==> flow/design.v <==
module memory16bit_CPUwrite(cpu_rd, cpu_wr, cpu_data, cpu_address, reset, data);
parameter [6:0]     ADDRESS=0;
input wire          cpu_rd;
input wire          cpu_wr;
inout wire [15:0]   cpu_data;
input wire [5:0]    cpu_address;
input wire          reset;
output reg [15:0]   data;
assign cpu_data = (cpu_rd & (cpu_address==ADDRESS)) ? data : 16'bz;
always @ *
begin
    if(~reset)                                  data<=0;
    else if(cpu_wr & (cpu_address==ADDRESS))    data<=cpu_data;
	else data<=data;
end
endmodule
module memory16bit_FPGAwrite(cpu_rd, cpu_data, cpu_address, data);
parameter [6:0]     ADDRESS=0;
input wire          cpu_rd;
output wire [15:0]  cpu_data;
input wire [6:0]    cpu_address;
input wire [15:0]   data;
assign cpu_data = (cpu_rd & (cpu_address==ADDRESS)) ? data : 16'bz;
endmodule
module periodcnt (clk,enable12,enable,zxing,cpu_rd,cpu_address,sync,cpu_data,fsmclk,gate);
input clk;
input enable12;
input enable;
input sync;
input zxing;
input cpu_rd;
input wire[6:0] cpu_address;
output wire[15:0] cpu_data;
output reg fsmclk;
output reg gate;
reg[15:0] periodcnt;
reg[15:0] tempperiod;
reg[15:0] fsmcnt;
reg[15:0] period;
memory16bit_FPGAwrite #(0) mem0(cpu_rd,cpu_data,cpu_address,period);
always @ (posedge clk)
  begin
      fsmclk<=1'b0;
      if (enable12)
      begin
        periodcnt<=periodcnt+16'h0001;
      end 
      if (zxing)
      begin
        period<=periodcnt;
        periodcnt<=16'h0000;
      end
      if (sync)
      begin
        tempperiod<=period;
        fsmcnt<=period-1'b1;
      end
        if(enable)
          begin
          fsmcnt<=fsmcnt - 16'h0001; 
          if (fsmcnt==0)
            begin
              fsmclk<=1'b1;
              fsmcnt<=tempperiod-1'b1;
            end  
          end  
      gate<=~fsmcnt[8];     
    end
endmodule
# Tool chain data of periodcnt
# What the tools print for periodcnt, step after step.
# Line numbers count from 1 in the design file above.
# Library cell names are shortened.
design:
  top_module: "periodcnt"
  clock: "clk"
  lib: "sky130hd"
  lib_corner: "tt_025C_1v80"

# Word-level counts
# Yosys after proc, flatten, opt, wreduce and memory -nomap, before mapping. Memory bits, and registers merged into a memory's read port (data or address), are not among the register bits. Print and check cells are not counted. Equal cells are merged and count once.
bits:
  input_bits: 13
  out_inout_bits: 18
  wordCells: 20
  ff_bits: 66
op_classes:
  n_addsub: 4
  mux: 5
  reduce_logical: 3
  n_logic: 2
op_table:
  columns: ["operator", "n"]
  rows:
  - ["2-to-1 mux 16 bit", 4]
  - ["subtractor 16 x 1 -> 16 bit (second input constant)", 3]
  - ["adder 16 x 1 -> 16 bit (second input constant)", 1]
  - ["zero test 16 bit", 1]
  - ["zero test 7 bit", 1]
  - ["nonzero test 2 bit", 1]
  - ["AND 1 bit", 1]
  - ["NOT 1 bit", 1]
  - ["2-to-1 mux 1 bit", 1]

# Depth
# Depth = most cells in a row (Yosys ltp): at word level without a register or memory, in the mapped netlist without a sequential cell, where the memories' decode and read muxes count.
logic_depth:
  ltp_word: 3
  abc_area: 0
  depth_mapped: 11
  mapped_depth_nobuf: 11

# Netlist
# Source: synth_stat.txt of the flow (Yosys; design flattened, memories mapped). It holds for the ABC_AREA given above (unset counts as 0); a run with the other value may have another netlist.
# The area totals of this step are shown rounded.
mapped:
  area_um2: 2950
  buf_cells: 6
  flip_flops: 66
  mapped_cells: 246
  sequential_area_um2: 1800
by_type:
  columns: ["cell_type", "n", "type_area_um2"]
  rows:
  - ["edfxtp_1", 48, 1.44E+03]
  - ["dfxtp_1", 18, 360.346]
  - ["xor2_1", 14, 122.618]
  - ["nor2_1", 27, 101.347]
  - ["mux2i_1", 8, 80.077]
  - ["xnor2_1", 9, 78.826]
  - ["a21oi_1", 12, 60.058]
  - ["nand3_1", 12, 60.058]
  - ["nand2_1", 15, 56.304]
  - ["o21ai_0", 10, 50.048]
  - ["mux2_2", 3, 33.782]
  - ["nor3_1", 6, 30.029]
  - ["and4_1", 3, 26.275]
  - ["ha_1", 2, 25.024]
  - ["nand4_1", 4, 25.024]
  - ["or3_1", 4, 25.024]
  - ["nor4b_4", 1, 23.773]
  - ["o31ai_1", 3, 22.522]
# Not listed: further types 31, cells in them 47.
# The figures by module come from a second, unflattened synthesis with its own total; it is not the netlist above.
unflattened:
  hier_cells: 258
  hier_area_um2: 3010
# Each row is one instance without its submodules.
by_module:
  columns: ["mod", "mod_seq_area_um2", "n_cells", "area_um2", "instances"]
  rows:
  - ["periodcnt", 1800, 242, 2890, 1]
  - ["memory16bit_FPGAwrite (ADDRESS=0)", 0.0, 16, 120, 1]

# Timing after synthesis
# Path of least setup slack by OpenSTA after synthesis, without wires, with an ideal clock, recovery checks aside; 20% of the period is set as input and as output delay. Where synthesis merged equal registers, the netlist keeps one of their names.
synth_timing:
  path_type: "input -> register"
  from: "in enable"
  to: "reg fsmcnt[10]"
  path_buffers: 4
  setup_ps: 269
  setup_slack_ps: 1237
  tclk_ps: 4790
  delay_ps: 2595
  t_first_pin_ps: 958
  in_delay_ps: 958
  t_required_ps: 4521
  driving_pins: 11
  t_arrival_ps: 3284
  period_less_setup_slack_ps: 3553
# "delay_ps" is the arrival time less input delay plus setup time.
# "driving_pins" counts driving pins, that of a launching flip-flop among them; a cell with two outputs on the path counts twice.
# "period_less_setup_slack_ps" = period - worst setup slack (recovery checks aside). The figure is calculated, with input and output delays left at 20% of the set period.
# The rows between start and end are the longest chain of elaborated cells between them; the timing report does not say that the signal goes this way. Where chains are equally long, one stands for them.
# A line is the first line of the expression or statement that the cell stems from. Yosys adds cells for indexed reads and writes and turns some case tables into memories.
# A register here has more assigning lines than the two given.
# Ways into the end's enable are left out, as the timed path ends at the data pin.
synth_between:
  path_cell_list: "buf_4 > buf_2 > buf_1 > clkbuf_1 > nand2_1 > o21ai_0 > ha_1 > o311a_1 > nor4b_1 > o2111a_1 > a31oi_1"
  elab_chain_cells: 1
  cone_cells: 1
  lines_between: 1
  cone_classes: "mux (1)"
synth_rtl:
  columns: ["item", "line_no", "text"]
  rows:
  - ["from (decl)", 28, "input enable;"]
  - ["2-to-1 mux 16 bit", 58, "if(enable)"]
  - ["to (assign)", 56, "fsmcnt<=period-1'b1;"]
  - ["to (assign)", 60, "fsmcnt<=fsmcnt - 16'h0001;"]
  - ["to (decl)", 38, "reg[15:0] fsmcnt;"]

# Worst path after layout
# From the final timing report of run 1: the path of least setup slack in the routed layout; clock arrival at registers is part of the times.
# The path's times are printed in steps of 10 ps; the period is the one set.
layout_timing:
  path_type: "input -> register"
  from: "in enable"
  to: "reg fsmcnt[13]"
  in_delay_ps: 730
  t_arrival_ps: 2720
  driving_pins: 7
  path_buffers: 2
  setup_ps: 250
  tclk_ps: 3640
  setup_slack_ps: 1010
  t_required_ps: 3730
  t_first_pin_ps: 730
# The rows between start and end are the longest chain of elaborated cells between them; the timing report does not say that the signal goes this way. Where chains are equally long, one stands for them.
# A register here has more assigning lines than the two given.
# Ways into the end's enable are left out, as the timed path ends at the data pin.
layout_between:
  path_cell_list: "clkbuf_2 > buf_12 > nor3b_1 > o32ai_1 > or4b_1 > or4_1 > xnor2_1"
  elab_chain_cells: 1
  cone_cells: 1
  lines_between: 1
  cone_classes: "mux (1)"
layout_rtl:
  columns: ["item", "line_no", "text"]
  rows:
  - ["from (decl)", 28, "input enable;"]
  - ["2-to-1 mux 16 bit", 58, "if(enable)"]
  - ["to (assign)", 56, "fsmcnt<=period-1'b1;"]
  - ["to (assign)", 60, "fsmcnt<=fsmcnt - 16'h0001;"]
  - ["to (decl)", 38, "reg[15:0] fsmcnt;"]

# Settings and measured results of 2 stored flow runs for module periodcnt (sky130hd), not sorted in any way. The constraints put input and output delay at 20% of the set period each and load the outputs with 0.01 pF.
# "design_power_mw" rests on the timing tool's default activity at the inputs, not on a simulated workload.
# The measured numbers are rounded.
runs:
  - name: "run 1"
    settings:
      period_ns: 3.64
      SETUP_SLACK_MARGIN: 0.75
      CAP_MARGIN: 20
      CORE_MARGIN: 2
      CORE_UTILIZATION: 40
      SLEW_MARGIN: 20
    results:
      setup_tns_ps: 0
      ws_setup_ps: 1010
      die_footprint_um2: 8090
      final_cell_area_um2: 3600
      final_hold_ws_ps: 459
      synthArea_um2: 2950
      design_power_mw: 1.68
  - name: "run 2"
    settings:
      period_ns: 6.45
      CORE_UTILIZATION: 40
      SETUP_SLACK_MARGIN: 1.58
      CORE_ASPECT_RATIO: 0.66
      CELL_PAD_IN_SITES_GLOBAL_PLACEMENT: 1
      TNS_END_PERCENT: 60
      ABC_AREA: 1
      GPL_TIMING_DRIVEN: 1
      CAP_MARGIN: 10
      SLEW_MARGIN: 40
      MIN_ROUTING_LAYER: "met2"
      MAX_ROUTING_LAYER: "met4"
      CORE_MARGIN: 2
    results:
      synthArea_um2: 3210
      die_footprint_um2: 8770
      final_hold_ws_ps: 457
      setup_tns_ps: 0
      ws_setup_ps: 3240
      design_power_mw: 1.07
      final_cell_area_um2: 3770
