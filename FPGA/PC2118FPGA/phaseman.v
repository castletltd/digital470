==> flow/design.v <==
 module deb #(parameter WIDTH=3,COUNT=7)(clk,enable,phase,missing,dbphase);
  input clk;
  input enable;
  input phase;
  output reg missing;
  output reg dbphase;
  reg [7:0] lockout;
  localparam WDCOUNT = 12'h9c4;  
  localparam LOCKOUT = 8'hf0;  
  reg[11:0] wdcnt;
  reg [WIDTH-1:0] count;
  always @ (posedge clk)
  begin
    dbphase <=1'b0;
    if (enable) 
      begin
        missing <=1'b0;
		    if (wdcnt)wdcnt<=wdcnt-1'b1;
		    else missing<=1'b1; 
		    if (lockout) lockout<=lockout-1'b1;
        if (phase == 0) 
          begin
            if (!lockout) count<= COUNT;
          end
        else 
          begin
            if (count)count<=count-1'b1;
            if (count == 1)
              begin
                dbphase<=1'b1;
                wdcnt<=WDCOUNT;
                lockout<=LOCKOUT;
              end
            end
        end      
  end
endmodule 
module phaseman (clk,enable,rphase,yphase,bphase,rotation,missing,rdbphase);
input clk;
input enable;
input rphase;
input yphase;
input bphase;
output reg rotation;
output reg missing;
output reg rdbphase;
reg[3:0] rotcount;
wire clk;
wire enable;
wire rphase;
wire yphase;
wire bphase;
deb #(.WIDTH(4),.COUNT(12)) rdb (clk,enable,rphase,rmissing,rdbp);
deb #(.WIDTH(4),.COUNT(12)) ydb (clk,enable,yphase,ymissing,ydbp);
deb #(.WIDTH(4),.COUNT(12)) bdb (clk,enable,bphase,bmissing,bdbp);
always @ (*)
begin
	missing=(rmissing|ymissing|bmissing);
	rdbphase=((rdbp)&&(bphase)&&(!yphase));  
   if (rotcount==4'b1111)rotation=1'b1;
   else rotation=1'b0;
end
always @ (negedge clk)
begin
	if (rdbp)
	begin
		if(!((bphase)&&(!yphase)))
      begin
         if (rotcount<4'b1111)
            begin
               rotcount<=rotcount+1'b1;
            end
      end
      else 
       begin
         rotcount<=0;
       end 
	end
end
endmodule
# Tool chain data of phaseman
# Tool output for the design above, in the order of the flow.
# Line numbers count from 1 in the design file above.
# The mark -- stands for no value.
# design
top	phaseman
clk_port	clk
library	sky130hd
pvt_corner	tt_025C_1v80

# Word-level counts
# Yosys after proc, flatten, opt, wreduce and memory -nomap, before mapping. Memory bits, and registers merged into a memory's read port (data or address), are not among the register bits. Print and check cells are not counted. Equal cells are merged and count once.
# op_classes
n_shift	0
n_mux	33
n_eq	7
addsub	10
bitwise	2
reduce_logical	25
compare	1
multipliers	0
n_div	0
# ops
op	n
12-bit 2-to-1 mux	9
8-bit 2-to-1 mux	9
4-bit 2-to-1 mux	10
12-bit by 1-bit subtractor with 12-bit output (second input constant)	3
12-bit nonzero test	3
8-bit by 1-bit subtractor with 8-bit output (second input constant)	3
8-bit logical NOT	3
8-bit nonzero test	3
4-bit by 1-bit subtractor with 4-bit output (second input constant)	3
4-bit by 1-bit == test with 1-bit output (second input constant)	3
4-bit nonzero test	3
3-bit AND reduction	3
2-bit nonzero test	4
2-bit by 1-bit inequality test with 1-bit output (second input constant)	3
1-bit 2-to-1 mux	5
2-bit AND reduction	2
4-bit by 1-bit adder with 4-bit output (second input constant)	1
4-bit less-than comparator (second input constant)	1
4-bit == test (second input constant)	1
1-bit logical AND	3
1-bit bitwise OR	2
1-bit logical NOT	1
# word_totals
in_bits	5
romBits	0
clocked_rd_ports_x_width	0
n_memories	0
regBits	80
elab_cells	92
ramBits	0
latchBits	0

# Depth
# Depth = most cells in a row (Yosys ltp): at word level without a register or memory, in the mapped netlist without a sequential cell, where the memories' decode and read muxes count.
# depth
depth_word	4
ABC_AREA	0
mapped_depth	7

# Mapped cells and area
# Yosys stat after the flow's synthesis: flattened, memories mapped to cells. It holds for the ABC_AREA given above (unset counts as 0); a run with the other value may have another netlist.
# Totals and module areas in this step are rounded.
# types
cell_type	n
sky130_fd_sc_hd__edfxtp_1	79
sky130_fd_sc_hd__ha_1	19
sky130_fd_sc_hd__xnor2_1	26
sky130_fd_sc_hd__nor3_1	27
sky130_fd_sc_hd__nor2_1	32
sky130_fd_sc_hd__inv_1	26
sky130_fd_sc_hd__nand2_1	24
sky130_fd_sc_hd__nand3_1	16
sky130_fd_sc_hd__xor2_1	9
sky130_fd_sc_hd__o31ai_1	10
sky130_fd_sc_hd__a21oi_1	14
sky130_fd_sc_hd__o21ai_0	14
sky130_fd_sc_hd__nor2b_1	11
sky130_fd_sc_hd__mux2i_1	5
sky130_fd_sc_hd__nor4_1	8
sky130_fd_sc_hd__nor3b_1	6
sky130_fd_sc_hd__a211o_1	5
sky130_fd_sc_hd__a211oi_1	5
# Other cell types: 30; their cells: 65.
# mapped
ffs	80
n_buf	12
seqArea_mm2	0.00239
mapped_area_mm2	0.00443
cells	401
# By module: a second synthesis without flattening, with its own total; a netlist apart from the flattened one above.
# unflattened
cells_unflattened	424
area_unflattened_mm2	0.00471
# Rows give one instance, submodules left out.
# by_module
module	instances	mod_seq_area_mm2	cells	mod_area_mm2
deb	3	0.000771	135	0.0015
phaseman	1	0.00012	19	0.000214

# Top module phaseman; platform sky130hd; tools Yosys and OpenROAD; 2 stored runs in no particular order. Input and output delays are each 20% of the period that was set; the output load is 0.01 pF.
# "power.total_uw" is the tool's figure for a default switching activity; nothing was simulated.
# Measured values are rounded.
# Settings: - = not set for that run.
run name	period_ns	CORE_UTILIZATION	PLACE_DENSITY	CORE_ASPECT_RATIO	CORE_MARGIN	TNS_END_PERCENT	CTS_CLUSTER_DIAMETER	CAP_MARGIN	MAX_ROUTING_LAYER	SLEW_MARGIN	SETUP_SLACK_MARGIN	PLACE_DENSITY_LB_ADDON	HOLD_SLACK_MARGIN	timing.setup.tns_ns	worst_hold_slack_ns	final_die_area_mm2	final_util_pct	setup_ws_ns	power.total_uw	post_synth_area_mm2
flow run 1	3.9	58	0.5	0.86	7	80	112	35	met4	20	-	-	-	-0.058	0.613	0.0103	65.8	-0.058	1930	0.00443
flow run 2	5.94	50	-	-	2	-	-	30	-	30	-0.17	0.25	0.04	0.000	0.610	0.00962	56.4	0.114	1340	0.00443
