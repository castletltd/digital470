==> flow/design.v <==
module clockgen #(parameter WIDTH=8,COUNT=50)(clk,rst,enableIn,enableOut);
  input clk;
  input rst;
  input enableIn;
  output reg enableOut;
  reg [WIDTH-1:0] counter1;
  always @ (negedge clk)
  begin
    enableOut<=0;
    if (rst==0)
      begin
        counter1 <= COUNT-1'b1;
        enableOut<=0;
      end
    else if(enableIn)
      begin
        if (counter1)
          begin
            counter1<=counter1-1'b1;
            enableOut<=0;
          end
        else
          begin
            counter1 <= COUNT-1'b1;
            enableOut<=1;
          end  
      end  
  end
endmodule
module clkmod(clk,rst,enIn,enable,enable1,enable2);
input clk;
input rst;
input enIn;
output enable;
output enable1;
output enable2;
wire clk;
wire rst;
clockgen #(.WIDTH(3),.COUNT(4)) clkenable (clk,rst,enIn,enable); 
clockgen #(.WIDTH(4),.COUNT(12)) subclkenable (clk,rst,enable,enable1);
clockgen #(.WIDTH(4),.COUNT(10)) clk10usenable (clk,rst,enable1,enable2);
endmodule
From RTL to reports: clkmod --
Tool output for the design above, in the order of the flow. Line numbers count from 1 in the design file above. Operators: Yosys type, input widths -> output width; for muxes data width and select width s. Library cell names are shortened. Not given: -
Inputs: top clkmod, clock input clk, standard-cell library sky130hd, timing corner tt_025C_1v80

Word level --
Yosys after proc, flatten, opt, wreduce and memory -nomap, before mapping. Enables and synchronous resets that opt folds into registers are not counted as muxes. Memory bits, and registers merged into a memory's read port (data or address), are not among the register bits. Print and check cells are not counted. Equal cells are merged and count once.
Word-level totals: output and inout port bits 3, input bits 3, elaborated cells 21, bits in registers 14
Cells by class: mux-type cells 6, reduce/logical cells 6, add/subtract/negate cells 3
Operators with widths (number):
- $sub 4x1->4 const B | 2
- $reduce_bool 4->1 | 2
- $mux 4 | 2
- $reduce_and 2->1 | 3
- $sub 3x1->3 const B | 1
- $reduce_bool 3->1 | 1
- $mux 3 | 1
- $mux 1 | 3

Depth --
Yosys ltp: most cells in a row. Word level: on the elaborated netlist, between registers, memories and ports. Mapped: between sequential cells and ports; inverters and the memories' decode and read muxes count.
Logic depth: word-level depth 2, ABC_AREA 0, mapped depth 5, depth with buffers taken out 5

After synthesis --
The flow's flattened synthesis, as Yosys stat reports it; memories are mapped. The netlist is that of the ABC_AREA named above (0 if unset); the other value can give another one. Totals and module areas in this step are rounded.
Cells by type:
- dfxtp_1 | number 14, total area 280.269 um2
- ha_1 | number 3, total area 37.536 um2
- nand2_1 | number 10, total area 37.536 um2
- inv_1 | number 7, total area 26.275 um2
- o21ai_0 | number 5, total area 25.024 um2
- nor4b_4 | number 1, total area 23.773 um2
- nor2_1 | number 5, total area 18.768 um2
- nor2b_1 | number 3, total area 18.768 um2
- xnor2_1 | number 2, total area 17.517 um2
- nand2b_1 | number 2, total area 12.512 um2
- a21oi_1 | number 2, total area 10.01 um2
- and3b_2 | number 1, total area 10.01 um2
- and4b_1 | number 1, total area 10.01 um2
- mux2i_1 | number 1, total area 10.01 um2
- o21ai_1 | number 2, total area 10.01 um2
- o311a_1 | number 1, total area 10.01 um2
- and4_1 | number 1, total area 8.758 um2
- a21boi_0 | number 1, total area 7.507 um2
Not listed: further types 6, cells in them 6.
Synthesis totals: buffers 1, sequential area 280 um2, standard cells after synthesis 68, flip-flops 14, synthesis area 612 um2
The figures by module come from a second, unflattened synthesis with its own total; it is not the netlist above.
Second synthesis, totals: cell total of the unflattened synthesis 70, area total of the unflattened synthesis 622 um2
Rows give one instance, submodules left out.
By module:
- clockgen | area 226 um2, instances 1, cells 27, seq. area 100 um2
- clockgen | area 210 um2, instances 1, cells 21, seq. area 100 um2
- clockgen | area 185 um2, instances 1, cells 22, seq. area 80.1 um2
- clkmod | area 0.0 um2, instances 1, cells 0, seq. area 0.0 um2

clkmod through Yosys and OpenROAD on sky130hd: 2 stored runs, unordered, with their settings and measured results. The constraints put input and output delay at 20% of the set period each and load the outputs with 0.01 pF.
"total power of the final layout": no workload was simulated; the value follows from the tool's default switching activity.
Measured values are rounded.

[flow run A] flow files
==> flow/run.sh <==
#!/bin/bash
# the make line also repeats the synthesis and layout settings of config.mk as NAME=value (left out here)
make -C /OpenROAD-flow-scripts/flow DESIGN_CONFIG=/design/flow/config.mk WORK_HOME=/design/flow/orfs CLKGATE_MAP_FILE= finish
==> flow/config.mk <==
export PLATFORM = sky130hd
export DESIGN_NAME = clkmod
export DESIGN_NICKNAME = clkmod
export VERILOG_FILES = /design/flow/design.v
export SDC_FILE = /design/flow/constraint.sdc
export NUM_CORES = 4
export LEC_CHECK = 0
export CAP_MARGIN = 20
export CORE_MARGIN = 2
export CORE_UTILIZATION = 48
export SLEW_MARGIN = 20
==> flow/constraint.sdc <==
create_clock -name core_clock -period 1.72 [get_ports {clk}]
set_input_delay 0.3440 -clock core_clock [delete_from_list [all_inputs] [get_ports {clk}]]
set_output_delay 0.3440 -clock core_clock [all_outputs]
set_load 0.01 [all_outputs]

[flow run A] result: post-layout utilization 69.0%; die outline area 1580 um2; total negative slack on setup checks -0.710 ns; worst hold slack after layout 0.475 ns; standard-cell area of the final layout 787 um2; total power of the final layout 0.000659 W; worst setup slack after layout -0.250 ns; synthesized cell area 612 um2

[flow run B] flow files
==> flow/run.sh <==
#!/bin/bash
# the make line also repeats the synthesis and layout settings of config.mk as NAME=value (left out here)
make -C /OpenROAD-flow-scripts/flow DESIGN_CONFIG=/design/flow/config.mk WORK_HOME=/design/flow/orfs CLKGATE_MAP_FILE= finish
==> flow/config.mk <==
export PLATFORM = sky130hd
export DESIGN_NAME = clkmod
export DESIGN_NICKNAME = clkmod
export VERILOG_FILES = /design/flow/design.v
export SDC_FILE = /design/flow/constraint.sdc
export NUM_CORES = 4
export LEC_CHECK = 0
export CAP_MARGIN = 20
export CELL_PAD_IN_SITES_DETAIL_PLACEMENT = 2
export CORE_MARGIN = 10
export CORE_UTILIZATION = 42
export CTS_CLUSTER_DIAMETER = 107
export MIN_ROUTING_LAYER = met1
export PLACE_DENSITY_LB_ADDON = 0.16
export SLEW_MARGIN = 20
==> flow/constraint.sdc <==
create_clock -name core_clock -period 1.99 [get_ports {clk}]
set_input_delay 0.3980 -clock core_clock [delete_from_list [all_inputs] [get_ports {clk}]]
set_output_delay 0.3980 -clock core_clock [all_outputs]
set_load 0.01 [all_outputs]

[flow run B] result: not finished: clock tree synthesis ended with error DPL-0033
